==> flow/design.v <==
module smart_traffic_controller (
    input clk,
    input reset,
    input [1:0] sensor_north, sensor_south, sensor_east, sensor_west,
    output reg light_north_red,
    output reg light_north_yellow,
    output reg light_north_green_straight,
    output reg light_north_green_right,
    output reg light_south_red,
    output reg light_south_yellow,
    output reg light_south_green_straight,
    output reg light_south_green_right,
    output reg light_east_red,
    output reg light_east_yellow,
    output reg light_east_green_straight,
    output reg light_east_green_right,
    output reg light_west_red,
    output reg light_west_yellow,
    output reg light_west_green_straight,
    output reg light_west_green_right
);
    reg [3:0] state;
    reg start_timer;   
    reg [31:0] duration;
    wire timeout;
    reg prev_timeout;   
    timer t1 (
        .clk(clk),
        .reset(reset),
        .start_timer(start_timer),
        .load_value(duration),
        .timeout(timeout)
    );
    function [31:0] get_dynamic_green_total;
        input [1:0] sensor;
        begin
            case(sensor)
                2'b00: get_dynamic_green_total = 30;    
                2'b01: get_dynamic_green_total = 45;    
                2'b10: get_dynamic_green_total = 70;    
                2'b11: get_dynamic_green_total = 100;   
                default: get_dynamic_green_total = 45;
            endcase
        end
    endfunction
    function [31:0] get_straight_right_duration;
        input [1:0] sensor;
        begin
            get_straight_right_duration = (get_dynamic_green_total(sensor) * 7) / 10;
        end
    endfunction
    function [31:0] get_straight_only_duration;
        input [1:0] sensor;
        begin
            get_straight_only_duration = get_dynamic_green_total(sensor) - get_straight_right_duration(sensor);
        end
    endfunction
    always @(posedge clk or posedge reset) begin
        if (reset) begin
            state <= 1;
            start_timer <= 1;
            duration <= get_straight_right_duration(sensor_south);
            prev_timeout <= 0;
        end 
        else begin
            prev_timeout <= timeout;
            if (timeout && !prev_timeout) begin
                start_timer <= 0;  
                case (state)
                    1: begin  
                        state <= 2;
                        duration <= get_straight_only_duration(sensor_south);
                    end
                    2: begin  
                        state <= 3;
                        duration <= 5;  
                    end
                    3: begin  
                        state <= 4;
                        duration <= get_straight_right_duration(sensor_north);
                    end
                    4: begin  
                        state <= 5;
                        duration <= 5;  
                    end
                    5: begin  
                        state <= 6;
                        duration <= get_straight_right_duration(sensor_east);
                    end
                    6: begin  
                        state <= 7;
                        duration <= get_straight_only_duration(sensor_east);
                    end
                    7: begin  
                        state <= 8;
                        duration <= 5;  
                    end
                    8: begin  
                        state <= 9;
                        duration <= get_straight_right_duration(sensor_west);
                    end
                    9: begin  
                        state <= 10;
                        duration <= 5;  
                    end
                    10: begin  
                        state <= 1;
                        duration <= get_straight_right_duration(sensor_south);
                    end
                endcase
                start_timer <= 1;  
            end
            else if (!timeout) begin
                start_timer <= 0;  
            end
        end
    end
    always @(*) begin
        light_north_red = 1; light_north_yellow = 0; 
        light_north_green_straight = 0; light_north_green_right = 0;
        light_south_red = 1; light_south_yellow = 0; 
        light_south_green_straight = 0; light_south_green_right = 0;
        light_east_red = 1; light_east_yellow = 0; 
        light_east_green_straight = 0; light_east_green_right = 0;
        light_west_red = 1; light_west_yellow = 0; 
        light_west_green_straight = 0; light_west_green_right = 0;
        case (state)
            1: begin  
                light_south_red = 0;
                light_south_green_straight = 1;
                light_south_green_right = 1;
            end
            2: begin  
                light_south_red = 0;
                light_south_green_straight = 1;
                light_north_red = 0;
                light_north_green_straight = 1;
            end
            3: begin  
                light_south_red = 0;
                light_south_yellow = 1;
                light_north_red = 0;
                light_north_green_straight = 1;
            end
            4: begin  
                light_north_red = 0;
                light_north_green_straight = 1;
                light_north_green_right = 1;
            end
            5: begin  
                light_north_red = 0;
                light_north_yellow = 1;
            end
            6: begin  
                light_east_red = 0;
                light_east_green_straight = 1;
                light_east_green_right = 1;
            end
            7: begin  
                light_east_red = 0;
                light_east_green_straight = 1;
                light_west_red = 0;
                light_west_green_straight = 1;
            end
            8: begin  
                light_east_red = 0;
                light_east_yellow = 1;
                light_west_red = 0;
                light_west_green_straight = 1;
            end
            9: begin  
                light_west_red = 0;
                light_west_green_straight = 1;
                light_west_green_right = 1;
            end
            10: begin  
                light_west_red = 0;
                light_west_yellow = 1;
            end
        endcase
    end
endmodule
module timer (
    input clk,
    input reset,
    input start_timer,
    input [31:0] load_value,
    output reg timeout
);
    reg [31:0] counter;
    reg timer_running;
    always @(posedge clk or posedge reset) begin
        if (reset) begin
            counter <= 0;
            timeout <= 0;
            timer_running <= 0;
        end else if (start_timer && !timer_running) begin
            counter <= load_value;
            timeout <= 0;
            timer_running <= 1;
        end else if (timer_running) begin
            if (counter == 1) begin
                counter <= 0;
                timeout <= 1;
                timer_running <= 0;  
            end else begin
                counter <= counter - 1;
                timeout <= 0;
            end
        end else begin
            timeout <= 0;  
        end
    end
endmodule
# Tool chain data of smart_traffic_controller
# The steps from the RTL of smart_traffic_controller to its reports follow in flow order.
# Lines are those of the file above, counted from 1.
# Not given: --
# setup
top,smart_traffic_controller
clk_port,clk
lib,sky130hd
lib_corner,tt_025C_1v80

# Word level
# Yosys after proc, flatten, opt, wreduce and memory -nomap, before mapping. Memory bits, and registers merged into a memory's read port (data or address), are not among the register bits. Print and check cells are not counted. Equal cells are merged and count once.
# Memory sizes are those after Yosys's memory passes, which may raise the word count (mostly to a power of two), join words into wider ones and drop unused or constant bits.
# word_totals
register_bits,72
romBits,256
n_memories,1
inputBits,10
output_inout_bits,16
wordCells,92
# mem_list
memory,words,width,read_ports,wr,line_no,text
(name not given),16,16,1,0,127,case (state)
# classes
n_addsub,3
multipliers,7
div_mod_pow,7
eq_ne,24
muxes,29
n_reduce_logical,14
# ops
cell,count
32-bit by 4-bit divider with 32-bit output with constant B,7
32-bit by 3-bit multiplier with 32-bit output with constant B,7
32-bit case mux with 4-bit select,4
32-bit 2-to-1 mux,15
32-bit case mux with 7-bit select,1
32-bit subtractor,2
4-bit case mux with 10-bit select,1
32-bit by 1-bit subtractor with 32-bit output with constant B,1
32-bit by 1-bit equality test with 1-bit output with constant B,1
2-bit equality test with constant B,8
4-bit by 3-bit equality test with 1-bit output with constant B,4
4-bit equality test with constant B,3
10-bit nonzero test,1
2-bit by 1-bit equality test with 1-bit output with constant B,4
2-bit logical NOT,4
4-bit by 2-bit equality test with 1-bit output with constant B,2
1-bit 2-to-1 mux,8
7-bit nonzero test,1
2-bit AND reduction,2
4-bit by 1-bit equality test with 1-bit output with constant B,1
4-bit OR reduction,1
1-bit logical AND,2
1-bit logical NOT,2
2-bit != test with constant B,1
2-bit nonzero test,1

# Depth
# Yosys ltp: most cells in a row. Word level: on the elaborated netlist, between registers, memories and ports. Mapped: between sequential cells and ports; inverters and the memories' decode and read muxes count.
# logic_depth
depth_word,8
ABC_AREA,0
ltp_mapped,39
ltp_nobuf,36

# Netlist
# Source: synth_stat.txt of the flow (Yosys; design flattened, memories mapped). It holds for the ABC_AREA given above (unset counts as 0); a run with the other value may have another netlist.
# Totals and module areas in this step are rounded.
# by_type
type,count,type_area_um2
sky130_fd_sc_hd__dfrtp_1,51,1.28E+03
sky130_fd_sc_hd__ha_1,45,563.04
sky130_fd_sc_hd__nand2_1,81,304.042
sky130_fd_sc_hd__o21ai_0,53,265.254
sky130_fd_sc_hd__nor2_1,62,232.723
sky130_fd_sc_hd__a21oi_1,39,195.187
sky130_fd_sc_hd__inv_1,37,138.883
sky130_fd_sc_hd__nand3_1,24,120.115
sky130_fd_sc_hd__o311ai_0,11,96.342
sky130_fd_sc_hd__nor3_1,19,95.091
sky130_fd_sc_hd__mux2i_1,9,90.086
sky130_fd_sc_hd__nand2b_1,13,81.328
sky130_fd_sc_hd__clkbuf_1,21,78.826
sky130_fd_sc_hd__xnor2_1,9,78.826
sky130_fd_sc_hd__and2_1,11,68.816
sky130_fd_sc_hd__o31ai_1,9,67.565
sky130_fd_sc_hd__a21o_1,8,60.058
sky130_fd_sc_hd__nor4_1,9,56.304
# Not listed: further types 75, cells in them 193.
# synth_totals
cell_count,704
synth_area_um2,5520
sequential_area_um2,1330
ffs,53
buf_cells,34
# By module: a second synthesis without flattening, with its own total; a netlist apart from the flattened one above.
# unflattened
hier_cells,744
area_unflattened_um2,6090
# Each row is one instance without its submodules.
# by_module
module,n_inst,cells,area_um2
smart_traffic_controller,1,498,3820
timer,1,246,2270

# Worst setup path after synthesis
# Source: OpenSTA report_checks on the synthesized netlist (no wires, ideal clock, input and output delay 20% of the period each), path of least setup slack; recovery checks are left aside. Register names are those of the netlist, which keeps one name where synthesis merged equal registers.
# synth_timing
path_kind,input-to-reg
start,input port sensor_east[0]
end,register duration[6]
clock_period_ns,12.5
input_delay_ns,2.500
setup_ns,0.078
launch_ns,2.500
arrival_time_ns,9.802
t_required_ns,12.422
path_slack_ns,2.620
delay_ns,7.380
driving_pins,36
path_buffers,1
synth_period_reached_ns,9.88
# "delay_ns" is the arrival time less input delay plus setup time.
# "driving_pins": output pins that drive a net of the path, with the launching flip-flop's if there is one; two outputs of one cell count as two.
# "synth_period_reached_ns" = period - worst setup slack (recovery checks aside). The figure is calculated, with input and output delays left at 20% of the set period.
# Between the ends stands the longest chain of elaborated cells between them, by number of cells; it is not shown to be the way that was timed. Of several equally long chains one is given.
# Each line given opens the expression or statement behind the cell; cells for indexed reads and writes are added by Yosys, which also makes memories of some case tables.
# At most two assigning lines are given for a register; there are more.
# synth_between
path_cell_list,sky130_fd_sc_hd__inv_1 sky130_fd_sc_hd__ha_1 sky130_fd_sc_hd__nand2b_1 sky130_fd_sc_hd__mux2_2 sky130_fd_sc_hd__a31o_2 sky130_fd_sc_hd__nor2_1 sky130_fd_sc_hd__inv_1 sky130_fd_sc_hd__ha_1 sky130_fd_sc_hd__nand2b_1 sky130_fd_sc_hd__clkbuf_1 sky130_fd_sc_hd__a31oi_1 sky130_fd_sc_hd__o32ai_1 sky130_fd_sc_hd__and2_1 sky130_fd_sc_hd__nor4_4 sky130_fd_sc_hd__or4_4 sky130_fd_sc_hd__maj3_2 sky130_fd_sc_hd__o211ai_2 sky130_fd_sc_hd__nor2_1 sky130_fd_sc_hd__xnor2_1 sky130_fd_sc_hd__ha_1 sky130_fd_sc_hd__a2111oi_1 sky130_fd_sc_hd__a221oi_1 sky130_fd_sc_hd__mux2_1 sky130_fd_sc_hd__a21oi_1 sky130_fd_sc_hd__a211o_1 sky130_fd_sc_hd__ha_1 sky130_fd_sc_hd__inv_1 sky130_fd_sc_hd__fa_1 sky130_fd_sc_hd__a21o_1 sky130_fd_sc_hd__a21o_1 sky130_fd_sc_hd__a21o_1 sky130_fd_sc_hd__a21oi_1 sky130_fd_sc_hd__fa_1 sky130_fd_sc_hd__inv_1 sky130_fd_sc_hd__a221oi_1 sky130_fd_sc_hd__a21oi_1
elab_chain_len,8
cone_cells,15
cone_lines,5
# synth_rtl
element,line_no,text
"start, declared",4,"input [1:0] sensor_north, sensor_south, sensor_east, sensor_west,"
2-bit equality test,37,case(sensor)
32-bit case mux with 4-bit select,37,
32-bit 2-to-1 mux,69,case (state)
32-bit 2-to-1 mux,67,if (timeout && !prev_timeout) begin
32-bit by 3-bit multiplier with 32-bit output,49,get_straight_right_duration = (get_dynamic_green_total(sensor) * 7) / 10;
32-bit by 4-bit divider with 32-bit output,49,
32-bit subtractor,55,get_straight_only_duration = get_dynamic_green_total(sensor) - get_straight_right_duration(sensor);
32-bit case mux with 7-bit select,69,
"end, assigned",62,duration <= get_straight_right_duration(sensor_south);
"end, assigned",72,duration <= get_straight_only_duration(sensor_south);
"end, declared",24,reg [31:0] duration;

# Worst path after layout
# Path of least setup slack in the final report of job 1 (OpenROAD, finished layout, wires in). Where an end is a register, its clock arrival counts in the times.
# layout_timing
path_kind,input-to-reg
start,input port sensor_north[0]
end,register duration[6]
clock_period_ns,8.72
input_delay_ns,1.74
setup_ns,0.08
launch_ns,1.74
arrival_time_ns,8.92
t_required_ns,8.94
path_slack_ns,0.03
driving_pins,34
path_buffers,4
# Between the ends stands the longest chain of elaborated cells between them, by number of cells; it is not shown to be the way that was timed. Of several equally long chains one is given.
# At most two assigning lines are given for a register; there are more.
# layout_between
path_cell_list,sky130_fd_sc_hd__clkdlybuf4s15_2 sky130_fd_sc_hd__ha_1 sky130_fd_sc_hd__nor3b_2 sky130_fd_sc_hd__a221oi_2 sky130_fd_sc_hd__buf_4 sky130_fd_sc_hd__a21oi_2 sky130_fd_sc_hd__buf_4 sky130_fd_sc_hd__nand2_1 sky130_fd_sc_hd__o311a_1 sky130_fd_sc_hd__a21oi_2 sky130_fd_sc_hd__nand2_2 sky130_fd_sc_hd__or4_4 sky130_fd_sc_hd__maj3_2 sky130_fd_sc_hd__o211ai_4 sky130_fd_sc_hd__nor2_4 sky130_fd_sc_hd__xnor2_2 sky130_fd_sc_hd__ha_4 sky130_fd_sc_hd__nor2_4 sky130_fd_sc_hd__buf_4 sky130_fd_sc_hd__a21oi_2 sky130_fd_sc_hd__a31oi_1 sky130_fd_sc_hd__o211ai_1 sky130_fd_sc_hd__a211o_1 sky130_fd_sc_hd__ha_2 sky130_fd_sc_hd__inv_2 sky130_fd_sc_hd__fa_2 sky130_fd_sc_hd__a21o_1 sky130_fd_sc_hd__a21o_1 sky130_fd_sc_hd__a21o_1 sky130_fd_sc_hd__a21oi_2 sky130_fd_sc_hd__fa_1 sky130_fd_sc_hd__inv_1 sky130_fd_sc_hd__a221oi_2 sky130_fd_sc_hd__a21oi_1
elab_chain_len,7
cone_cells,10
cone_lines,4
# layout_rtl
element,line_no,text
"start, declared",4,"input [1:0] sensor_north, sensor_south, sensor_east, sensor_west,"
2-bit equality test,37,case(sensor)
32-bit case mux with 4-bit select,37,
32-bit 2-to-1 mux,69,case (state)
32-bit 2-to-1 mux,67,if (timeout && !prev_timeout) begin
32-bit by 3-bit multiplier with 32-bit output,49,get_straight_right_duration = (get_dynamic_green_total(sensor) * 7) / 10;
32-bit by 4-bit divider with 32-bit output,49,
32-bit case mux with 7-bit select,69,
"end, assigned",62,duration <= get_straight_right_duration(sensor_south);
"end, assigned",72,duration <= get_straight_only_duration(sensor_south);
"end, declared",24,reg [31:0] duration;

# Stored flow runs of smart_traffic_controller (2 of them; Yosys, OpenROAD, sky130hd). They differ in their settings and are not a sequence. Constraints: input delay and output delay 20% of the set period each, output load 0.01 pF.
# "period_less_ws_ns": clock period set for the run, less the worst setup slack. It is reckoned from that one timing run; input and output delays stay at 20% of the period that was set.
# By "worst_path_ns" is meant the share of the clock period that the worst setup path is allowed (20% is reserved at inputs, 20% at outputs), minus its slack. Clock arrival times at its registers enter into it.
# "power_total_uw" rests on the timing tool's default activity at the inputs, not on a simulated workload.
# The results are shown rounded.
# A setting shown as n/a is not set for that run.
stored run,period_ns,CORE_UTILIZATION,SETUP_SLACK_MARGIN,PLACE_DENSITY,CORE_MARGIN,TNS_END_PERCENT,ABC_AREA,CAP_MARGIN,SLEW_MARGIN,CELL_PAD_IN_SITES_GLOBAL_PLACEMENT,CELL_PAD_IN_SITES_DETAIL_PLACEMENT,GPL_TIMING_DRIVEN,CTS_CLUSTER_DIAMETER,MIN_ROUTING_LAYER,MAX_ROUTING_LAYER,synth_chip_area_um2,period_less_ws_ns,worst_path_ns,path_kind,timing.hold.ws_ns,power_total_uw,final_stdcell_area_um2,final_setup_ws_ns,fin_tns_ns,final_util_pct,design.die.area_um2
job 1,8.72,62,2.24,0.54,6,65,0,35,20,n/a,n/a,n/a,n/a,n/a,n/a,5520,8.694,6.95,input-to-reg,0.406,995,7320,0.026,0.000,86.9,11300
job 2,5.54,32,n/a,0.65,2,n/a,0,20,20,1,1,0,380,met1,met4,5520,7.738,6.63,input-to-reg,0.421,1410,7100,-2.20,-21.1,41.6,18300
